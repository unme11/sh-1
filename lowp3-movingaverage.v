==> flow/design.v <==
`timescale 1ns / 1ps
module lowp3(signal_in,
                                signal_out,  
										  time_constant,
                                clock_in,
                                reset,
										  enable 
										  );
input enable;
input   signed  [27:0]  signal_in;
output  reg signed  [27:0]  signal_out;
input   signed  [4:0]  time_constant;
input   clock_in;
input   reset;           
integer z;
function integer log2(input integer v); begin log2=0; while(v>>log2) log2=log2+1; end endfunction
parameter N=1024;
parameter N2=log2(N)-1;
parameter down_sample=1;
reg signed[27:0] signal_in_1; 
parameter N_down_sample=4;
parameter N2_down_sample=log2(N_down_sample)-1;
reg[N2_down_sample:0] down_sample_clk;
reg[N2:0] count;
reg signed [28+N2-1:0]  signal_out_tmp;
always@(posedge clock_in)
begin
	if(reset)
	begin
		signal_in_1<=0;
		down_sample_clk<=0;
	end
	else
	begin
		if(enable)
		begin
			if(down_sample_clk<N_down_sample)
			begin
				down_sample_clk<=down_sample_clk+1'b1;			
			end
			else
			begin
				signal_in_1<=signal_in;
				down_sample_clk<=0;
			end
		end
	end
end
always@(posedge clock_in)
begin
	if(reset)
	begin
		signal_out_tmp<=0;
		count<=0;
		signal_out<=0;
	end
	else
	begin
		if(down_sample_clk==N_down_sample)
		begin
			if(count<N)
			begin
				count<=count+1'b1;
				signal_out_tmp<=signal_out_tmp+signal_in;
			end
			else
			begin
				count<=0;
				signal_out<=signal_out_tmp[27+N2:N2];
				signal_out_tmp<=0;
			end
		end
	end
end
endmodule
; Tool chain data of lowp3
; Tool output for the design above, in the order of the flow.
; Lines are those of the file above, counted from 1.
; Operators: Yosys type, input widths -> output width; for muxes data width and select width s.
; Library cell names are shortened.
; A cell with n/a has no value.
[setup]
top = lowp3
clock = clock_in
lib = sky130hd
lib_corner = tt_025C_1v80

; Word level
; Counts by Yosys on the flattened word-level netlist (proc, flatten, opt, wreduce; memories kept). Register bits leave out memories and registers merged into their read ports (data or address); mux counts leave out enables and synchronous resets folded into registers. Print and check cells are left out. Cells with the same type and inputs are merged into one.
[word_totals]
output_inout_bits = 28
ff_bits = 80
word_cells = 15
input_bits = 36
[op_classes]
bitwise = 1
n_cmp = 2
n_mux = 3
reduce_and_logical = 1
eq_ne = 1
add_sub_neg = 3
[op_table]
columns = op, n
row1 = $add 38x28->38, 1
row2 = $mux 38, 1
row3 = $add 11x1->11 const B, 1
row4 = $lt 11x11->1 const B, 1
row5 = $mux 11, 1
row6 = $add 3x1->3 const B, 1
row7 = $lt 3x3->1 const B, 1
row8 = $eq 3x3->1 const B, 1
row9 = $mux 3, 1
row10 = $reduce_and 2->1, 1
row11 = $not 1->1, 1

; Depth
; Yosys ltp: most cells in a row. Word level: on the elaborated netlist, between registers, memories and ports. Mapped: between sequential cells and ports; inverters and the memories' decode and read muxes count.
[depth]
ltp_word = 3
abc_area = 0
mapped_depth = 12
ltp_nobuf = 12

; Netlist
; The flow's flattened synthesis, as Yosys stat reports it; memories are mapped. The netlist is that of the ABC_AREA named above (0 if unset); the other value can give another one.
; Totals and module areas in this step are rounded.
[by_type]
columns = type, n, type_area_um2
row1 = dfxtp_1, 80, 1.6E+03
row2 = ha_1, 40, 500.48
row3 = nand2_1, 101, 379.114
row4 = a21oi_1, 71, 355.341
row5 = a21o_1, 29, 217.709
row6 = nor2_1, 56, 210.202
row7 = xor2_1, 23, 201.443
row8 = o21ai_0, 35, 175.168
row9 = xnor2_1, 15, 131.376
row10 = clkbuf_1, 21, 78.826
row11 = nand4_1, 11, 68.816
row12 = a22oi_1, 9, 67.565
row13 = inv_1, 16, 60.058
row14 = o21a_1, 8, 60.058
row15 = nor3_1, 10, 50.048
row16 = a211oi_1, 6, 45.043
row17 = buf_6, 4, 45.043
row18 = o31ai_4, 2, 42.541
; Not listed: further types 47, cells in them 88.
[mapped]
seq_area_um2 = 1600
synth_area_um2 = 5000
buffers = 33
mapped_cells = 625
ffs = 80

; Worst setup path after synthesis
; Path of least setup slack by OpenSTA after synthesis, without wires, with an ideal clock, recovery checks aside; 20% of the period is set as input and as output delay. Where synthesis merged equal registers, the netlist keeps one of their names.
[synth_path]
path_type = input port to flip-flop
start = input port signal_in[12]
end = register signal_out_tmp[37]
setup_ns = 0.073
required_time_ns = 3.337
input_delay_ns = 0.682
slack_ns = 0.373
delay_ns = 2.354
stages = 11
clock_period_ns = 3.41
t_first_pin_ns = 0.682
arrival_time_ns = 2.963
path_buffers = 1
period_less_setup_slack_ns = 3.037
; "delay_ns" = arrival - input delay + setup time.
; "stages": output pins that drive a net of the path, with the launching flip-flop's if there is one; two outputs of one cell count as two.
; "period_less_setup_slack_ns" = period - worst setup slack (recovery checks aside). The figure is calculated, with input and output delays left at 20% of the set period.
; Between the ends stands the longest chain of elaborated cells between them, by number of cells; it is not shown to be the way that was timed. Of several equally long chains one is given.
; A line is the first line of the expression or statement that the cell stems from. Yosys adds cells for indexed reads and writes and turns some case tables into memories.
; A register here has more assigning lines than the two given.
[synth_via]
cell_sequence = ha_1 -> buf_6 -> a21o_1 -> a21o_1 -> a21oi_4 -> o31ai_4 -> o31ai_4 -> o22ai_2 -> a221o_1 -> or4_1 -> o211ai_2
elab_chain_len = 2
cells_between = 2
cone_lines = 2
cone_classes = add/sub: 1; mux: 1
[synth_rtl]
columns = item, line_no
row1 = "start, declared", 10  ; input   signed  [27:0]  signal_in;
row2 = $add 38x28->38, 64  ; signal_out_tmp<=signal_out_tmp+signal_in;
row3 = $mux 38, 61  ; if(count<N)
row4 = "end, assigned", 53  ; signal_out_tmp<=0;
row5 = "end, assigned", 64
row6 = "end, declared", 25  ; reg signed [28+N2-1:0]  signal_out_tmp;

; Path in the finished layout
; Path of least setup slack in the final report of job 1 (OpenROAD, finished layout, wires in). Where an end is a register, its clock arrival counts in the times.
[layout_path]
path_type = input port to flip-flop
start = input port signal_in[0]
end = register signal_out_tmp[34]
slack_ns = -0.10
setup_ns = 0.07
stages = 13
t_first_pin_ns = 0.68
input_delay_ns = 0.68
required_time_ns = 3.65
arrival_time_ns = 3.75
path_buffers = 1
clock_period_ns = 3.38
; Between the ends stands the longest chain of elaborated cells between them, by number of cells; it is not shown to be the way that was timed. Of several equally long chains one is given.
; A register here has more assigning lines than the two given.
[layout_via]
cell_sequence = clkdlybuf4s50_1 -> ha_1 -> inv_1 -> fa_1 -> nor2b_2 -> o31a_2 -> o31ai_4 -> o311ai_4 -> a2111oi_4 -> o31ai_1 -> a21oi_1 -> xor2_1 -> o21ai_0
elab_chain_len = 2
cells_between = 2
cone_lines = 2
cone_classes = add/sub: 1; mux: 1
[layout_rtl]
columns = item, line_no
row1 = "start, declared", 10  ; input   signed  [27:0]  signal_in;
row2 = $add 38x28->38, 64  ; signal_out_tmp<=signal_out_tmp+signal_in;
row3 = $mux 38, 61  ; if(count<N)
row4 = "end, assigned", 53  ; signal_out_tmp<=0;
row5 = "end, assigned", 64
row6 = "end, declared", 25  ; reg signed [28+N2-1:0]  signal_out_tmp;

; Stored flow runs of lowp3 (2 of them; Yosys, OpenROAD, sky130hd). They differ in their settings and are not a sequence. Constraints: input delay and output delay 20% of the set period each, output load 0.01 pF.
; By "achieved_clock_period_ns" is meant the clock period of the run minus its worst setup slack. This is arithmetic on one report: input and output delays are still those of the set period (20% each).
; "worst_path_time_ns" means the part of the period allowed to the worst setup path (the constraints hold back 20% at inputs and 20% at outputs) less its slack; where the path has registers, the arrival times of their clocks count too.
; "fin_power_w" is the tool's figure for a default switching activity; nothing was simulated.
; The measured numbers are rounded.

[job 1: settings]
period_ns = 3.38
CORE_UTILIZATION = 48
SETUP_SLACK_MARGIN = -0.29
CORE_ASPECT_RATIO = 0.76
CELL_PAD_IN_SITES_DETAIL_PLACEMENT = 0
GPL_TIMING_DRIVEN = 0
CTS_CLUSTER_DIAMETER = 111
CAP_MARGIN = 5
SLEW_MARGIN = 20
CORE_MARGIN = 2
[job 1: results]
setupTns_ns = -0.24
worst_path_time_ns = 2.81
timing.worst_path_kind = input port to flip-flop
setup_ws_ns = -0.10
die_footprint_um2 = 11000
post_route_stdcell_area_um2 = 6100
synthesis_area_um2 = 5000
fin_power_w = 0.0022
achieved_clock_period_ns = 3.481

[job 2: settings]
period_ns = 3.05
CORE_UTILIZATION = 61
PLACE_DENSITY = 0.64
HOLD_SLACK_MARGIN = 0.2
CELL_PAD_IN_SITES_DETAIL_PLACEMENT = 2
TNS_END_PERCENT = 75
GPL_ROUTABILITY_DRIVEN = 0
CAP_MARGIN = 20
CORE_MARGIN = 2
SLEW_MARGIN = 20
[job 2: results]
outcome = incomplete, placement halted on DPL-0033
