==> flow/design.v <==
`timescale 1ns / 1ps
module lowp5(signal_in,
                                signal_out,  
										  time_constant,
                                clock_in,
                                reset,
										  enable);
parameter N=3;
input enable;
input   signed  [27:0]  signal_in;
integer i;
input   signed  [4:0]  time_constant;
input   clock_in;
input   reset;           
reg signed  [27:0]  signal_out_1 [0:N-1];
reg signed  [27:0]  signal_in_1 [0:N-1];
output signed  [27:0]  signal_out;
assign signal_out=signal_out_1[0];
wire signed [31:0] a1=1073741824;
wire signed [31:0] a2=2148224448;
wire signed [31:0] a3=1073001490;
wire signed [31:0] b1=104;
wire signed [31:0] b2=208;
wire signed [31:0] b3=104;
wire    signed  [59:0]  multiply_out;
assign  multiply_out = (b1*signal_in+b2*signal_in_1[0]+b3*signal_in_1[1])-(a2*signal_out_1[0]+a3*signal_out_1[1]);
always @ (posedge clock_in)
begin
    if(reset)  
    begin
		  for (i = 0; i < N ; i = i + 1) begin
				signal_out_1[i] <= signal_in;
				signal_in_1[i] <= signal_in;
		  end
    end
    else if(enable)
    begin
	 signal_in_1[0]<=signal_in;
	 signal_out_1[0]<={multiply_out[59], multiply_out[56:30]};
		  for (i = 1; i < N ; i = i + 1) begin
				signal_out_1[i] <= signal_out_1[i-1];
				signal_in_1[i]  <= signal_in_1[i-1];
		  end
    end
end
endmodule
# From RTL to reports: lowp5
# The steps from the RTL of lowp5 to its reports follow in flow order.
# Lines are those of the file above, counted from 1.
# Operators: Yosys type, input widths -> output width; for muxes data width and select width s.
# Not given: n/a
dict set report inputs {
  top_module {lowp5}
  clock_port {clock_in}
  cell_library {sky130hd}
  lib_corner {tt_025C_1v80}
}

# Elaborated design
# Counts by Yosys on the flattened word-level netlist (proc, flatten, opt, wreduce). Print and check cells are left out. Cells with the same type and inputs are merged into one.
dict set report bits {
  ram_bits 0
  reg_bits 112
  latch_bits 0
  wordCells 22
  clocked_rd_ports_x_width 0
  mem_count 0
  mem_bits_ro 0
}
dict set report op_classes {
  n_div 0
  n_mul 5
  n_eq 0
  mux 8
  logic 0
  compare 0
  reduce_and_logical 1
  n_shift 0
  add_sub_neg 4
}
# cell count
set ops {}
lappend ops {{$mul 30x28->58 const A} 1}
lappend ops {{$mul 26x28->54 const A} 1}
lappend ops {{$mul 5x28->33 const A} 3}
lappend ops {{$mux 28} 8}
lappend ops {{$sub 39x60->60} 1}
lappend ops {{$add 60x59->60} 1}
lappend ops {{$add 38x36->39} 1}
lappend ops {{$add 36x37->38} 1}
lappend ops {{$reduce_bool 2->1} 1}

# Logic depth
# Yosys ltp: most cells in a row. Word level: on the elaborated netlist, between registers, memories and ports. Mapped: between sequential cells and ports; inverters and the memories' decode and read muxes count.
dict set report logic_depth {
  ltp_word 6
  abc_area 0
  ltp_mapped 45
  ltp_nobuf 45
}

# Synthesis result
# Source: synth_stat.txt of the flow (Yosys; design flattened, memories mapped). It holds for the ABC_AREA given above (unset counts as 0); a run with the other value may have another netlist.
# Totals and module areas in this step are rounded.
# cell count
set by_type {}
lappend by_type {sky130_fd_sc_hd__fa_1 741}
lappend by_type {sky130_fd_sc_hd__ha_1 901}
lappend by_type {sky130_fd_sc_hd__inv_1 1393}
lappend by_type {sky130_fd_sc_hd__edfxtp_1 112}
lappend by_type {sky130_fd_sc_hd__xnor2_1 157}
lappend by_type {sky130_fd_sc_hd__o21ai_0 189}
lappend by_type {sky130_fd_sc_hd__a21oi_1 176}
lappend by_type {sky130_fd_sc_hd__a21o_1 102}
lappend by_type {sky130_fd_sc_hd__xor2_1 66}
lappend by_type {sky130_fd_sc_hd__nand2_1 138}
lappend by_type {sky130_fd_sc_hd__nor2_1 109}
lappend by_type {sky130_fd_sc_hd__nand3_1 43}
lappend by_type {sky130_fd_sc_hd__o21a_1 26}
lappend by_type {sky130_fd_sc_hd__nand2b_1 31}
lappend by_type {sky130_fd_sc_hd__and3_1 26}
lappend by_type {sky130_fd_sc_hd__nor2b_1 26}
lappend by_type {sky130_fd_sc_hd__o21bai_1 21}
lappend by_type {sky130_fd_sc_hd__nand4_1 21}
# Other cell types: 63; their cells: 268.
dict set report synth_totals {
  seqArea_um2 3363
  ff_cells 112
  stdcells 4546
  n_buf 24
  area_um2 43470
}

# Path before layout
# Path of least setup slack by OpenSTA after synthesis, without wires, with an ideal clock, recovery checks aside; 20% of the period is set as input and as output delay. Where synthesis merged equal registers, the netlist keeps one of their names.
dict set report synth_timing {
  path_kind {register to register}
  startpoint {reg signal_out_1[1][2]}
  endpoint {reg signal_out_1[0][26]}
  t_first_pin_ns 0.000
  path_buffers 0
  arrival_ns 10.789
  path_slack_ns 1.844
  period_ns 12.9
  driving_pins 41
  delay_ns 11.056
  synth_period_reached_ns 11.056
}
# "delay_ns" is the arrival time less input delay plus setup time.
# "driving_pins": output pins that drive a net of the path, with the launching flip-flop's if there is one; two outputs of one cell count as two.
# "synth_period_reached_ns" is the clock period less the worst setup slack; recovery checks do not enter. This is arithmetic on one report: input and output delays are still those of the set period (20% each).
# The rows between start and end are the longest chain of elaborated cells between them; the timing report does not say that the signal goes this way. Where chains are equally long, one stands for them.
# A line is the first line of the expression or statement that the cell stems from. Yosys adds cells for indexed reads and writes and turns some case tables into memories.
dict set report synth_via {
  cell_sequence {sky130_fd_sc_hd__edfxtp_1 -> sky130_fd_sc_hd__inv_1 -> sky130_fd_sc_hd__fa_1 -> sky130_fd_sc_hd__inv_1 -> sky130_fd_sc_hd__fa_1 -> sky130_fd_sc_hd__fa_1 -> sky130_fd_sc_hd__inv_1 -> sky130_fd_sc_hd__fa_1 -> sky130_fd_sc_hd__inv_1 -> sky130_fd_sc_hd__fa_1 -> sky130_fd_sc_hd__fa_1 -> sky130_fd_sc_hd__fa_1 -> sky130_fd_sc_hd__fa_1 -> sky130_fd_sc_hd__ha_1 -> sky130_fd_sc_hd__a21o_1 -> sky130_fd_sc_hd__a21oi_1 -> sky130_fd_sc_hd__o21ai_0 -> sky130_fd_sc_hd__a21oi_1 -> [5 not listed] -> sky130_fd_sc_hd__nand2b_1 -> sky130_fd_sc_hd__a21oi_1 -> sky130_fd_sc_hd__xnor2_1 -> sky130_fd_sc_hd__fa_1 -> sky130_fd_sc_hd__fa_1 -> sky130_fd_sc_hd__inv_1 -> sky130_fd_sc_hd__fa_1 -> sky130_fd_sc_hd__ha_1 -> sky130_fd_sc_hd__a21o_1 -> sky130_fd_sc_hd__a211o_1 -> sky130_fd_sc_hd__o22ai_1 -> sky130_fd_sc_hd__a211oi_1 -> sky130_fd_sc_hd__a221o_1 -> sky130_fd_sc_hd__or4_1 -> sky130_fd_sc_hd__a41o_1 -> sky130_fd_sc_hd__a21oi_1 -> sky130_fd_sc_hd__xor2_1 -> sky130_fd_sc_hd__o21ai_0}
  elab_chain_cells 5
}
# item line_no
set synth_lines {}
lappend synth_lines {{from (decl)} 15} ;# reg signed  [27:0]  signal_out_1 [0:N-1];
lappend synth_lines {{from (assign)} 32} ;# signal_out_1[i] <= signal_in;
lappend synth_lines {{from (assign)} 41} ;# signal_out_1[i] <= signal_out_1[i-1];
lappend synth_lines {{$mul 30x28->58} 26} ;# assign  multiply_out = (b1*signal_in+b2*signal_in_1[0]+b3*signal_in_1[1])-(a2*signal_out_1[0]+a3*signal_out_1[ ...
lappend synth_lines {{$add 60x59->60} 26}
lappend synth_lines {{$sub 39x60->60} 26}
lappend synth_lines {{$mux 28} 36} ;# else if(enable)
lappend synth_lines {{$mux 28} 29} ;# if(reset)
lappend synth_lines {{to (assign)} 32}
lappend synth_lines {{to (assign)} 39} ;# signal_out_1[0]<={multiply_out[59], multiply_out[56:30]};
lappend synth_lines {{to (decl)} 15}

# Timing after layout
# From the final timing report of run 1: the path of least setup slack in the routed layout; clock arrival at registers is part of the times.
dict set report layout_timing {
  path_kind {input to register}
  startpoint {in signal_in[2]}
  endpoint {reg signal_out_1[0][26]}
  input_delay_ns 3.66
  path_slack_ns 4.88
  t_first_pin_ns 3.66
  path_buffers 1
  arrival_ns 13.56
  period_ns 18.3
  driving_pins 37
}
# The rows between start and end are the longest chain of elaborated cells between them; the timing report does not say that the signal goes this way. Where chains are equally long, one stands for them.
dict set report layout_via {
  cell_sequence {sky130_fd_sc_hd__clkdlybuf4s50_1 -> sky130_fd_sc_hd__ha_1 -> sky130_fd_sc_hd__ha_1 -> sky130_fd_sc_hd__inv_1 -> sky130_fd_sc_hd__fa_1 -> sky130_fd_sc_hd__inv_1 -> sky130_fd_sc_hd__ha_1 -> sky130_fd_sc_hd__o211ai_2 -> sky130_fd_sc_hd__a211oi_1 -> sky130_fd_sc_hd__o31ai_1 -> sky130_fd_sc_hd__a21oi_1 -> sky130_fd_sc_hd__o41ai_2 -> sky130_fd_sc_hd__a221oi_1 -> sky130_fd_sc_hd__o21a_1 -> sky130_fd_sc_hd__o21a_1 -> sky130_fd_sc_hd__o21ai_0 -> sky130_fd_sc_hd__nand2b_1 -> sky130_fd_sc_hd__a21oi_1 -> sky130_fd_sc_hd__xor2_1 -> sky130_fd_sc_hd__fa_1 -> sky130_fd_sc_hd__fa_1 -> sky130_fd_sc_hd__fa_1 -> sky130_fd_sc_hd__inv_1 -> sky130_fd_sc_hd__ha_1 -> sky130_fd_sc_hd__a21oi_1 -> sky130_fd_sc_hd__o21ai_0 -> sky130_fd_sc_hd__a21oi_1 -> sky130_fd_sc_hd__o21ai_0 -> sky130_fd_sc_hd__a21oi_1 -> sky130_fd_sc_hd__nor2b_1 -> sky130_fd_sc_hd__a211oi_1 -> sky130_fd_sc_hd__a221o_1 -> sky130_fd_sc_hd__or4_1 -> sky130_fd_sc_hd__a41o_1 -> sky130_fd_sc_hd__a21oi_1 -> sky130_fd_sc_hd__xor2_1 -> sky130_fd_sc_hd__o21ai_0}
  elab_chain_cells 6
}
# item line_no
set layout_lines {}
lappend layout_lines {{from (decl)} 10} ;# input   signed  [27:0]  signal_in;
lappend layout_lines {{$mul 5x28->33} 26} ;# assign  multiply_out = (b1*signal_in+b2*signal_in_1[0]+b3*signal_in_1[1])-(a2*signal_out_1[0]+a3*signal_out_1[ ...
lappend layout_lines {{$add 36x37->38} 26}
lappend layout_lines {{$add 38x36->39} 26}
lappend layout_lines {{$sub 39x60->60} 26}
lappend layout_lines {{$mux 28} 36} ;# else if(enable)
lappend layout_lines {{$mux 28} 29} ;# if(reset)
lappend layout_lines {{to (assign)} 32} ;# signal_out_1[i] <= signal_in;
lappend layout_lines {{to (assign)} 39} ;# signal_out_1[0]<={multiply_out[59], multiply_out[56:30]};
lappend layout_lines {{to (decl)} 15} ;# reg signed  [27:0]  signal_out_1 [0:N-1];

# Record of 2 stored runs of the RTL-to-layout flow on lowp5, platform sky130hd. The runs are unordered. Constraints: input delay and output delay 20% of the set period each, output load 0.01 pF.
# "achieved_clock_period_ns": clock period set for the run, less the worst setup slack. It is reckoned from that one timing run; input and output delays stay at 20% of the period that was set.
# "worst_path_allowed_less_slack_ns" means the part of the period allowed to the worst setup path (the constraints hold back 20% at inputs and 20% at outputs) less its slack; where the path has registers, the arrival times of their clocks count too.
# Measured values are rounded.
run="run 1" settings period_ns=18.3 CORE_UTILIZATION=17 SETUP_SLACK_MARGIN=3.28 PLACE_DENSITY_LB_ADDON=0.3 CELL_PAD_IN_SITES_DETAIL_PLACEMENT=0 ABC_AREA=0 GPL_ROUTABILITY_DRIVEN=0 CTS_CLUSTER_SIZE=79 CTS_CLUSTER_DIAMETER=250 MAX_ROUTING_LAYER="met5" CAP_MARGIN=20 CORE_MARGIN=2 SLEW_MARGIN=20
run="run 1" results achieved_clock_period_ns=13.417 worstSetupSlack_ns=4.883 die_footprint_um2=259700 final_stdcell_area_um2=48590 worst_path_allowed_less_slack_ns=9.76 worstPathKind="input to register" finalUtil_pct=19.1 ys_area_um2=43470 final_hold_ws_ns=0.740 tns_ns=0.000
run="run 2" settings period_ns=7.81 CAP_MARGIN=20 CORE_MARGIN=2 CORE_UTILIZATION=40 SLEW_MARGIN=20
run="run 2" results achieved_clock_period_ns=10.801 worstSetupSlack_ns=-2.991 die_footprint_um2=111300 final_stdcell_area_um2=54650 worst_path_allowed_less_slack_ns=10.80 worstPathKind="register to register" finalUtil_pct=50.9 ys_area_um2=43470 final_hold_ws_ns=0.762 tns_ns=-70.80
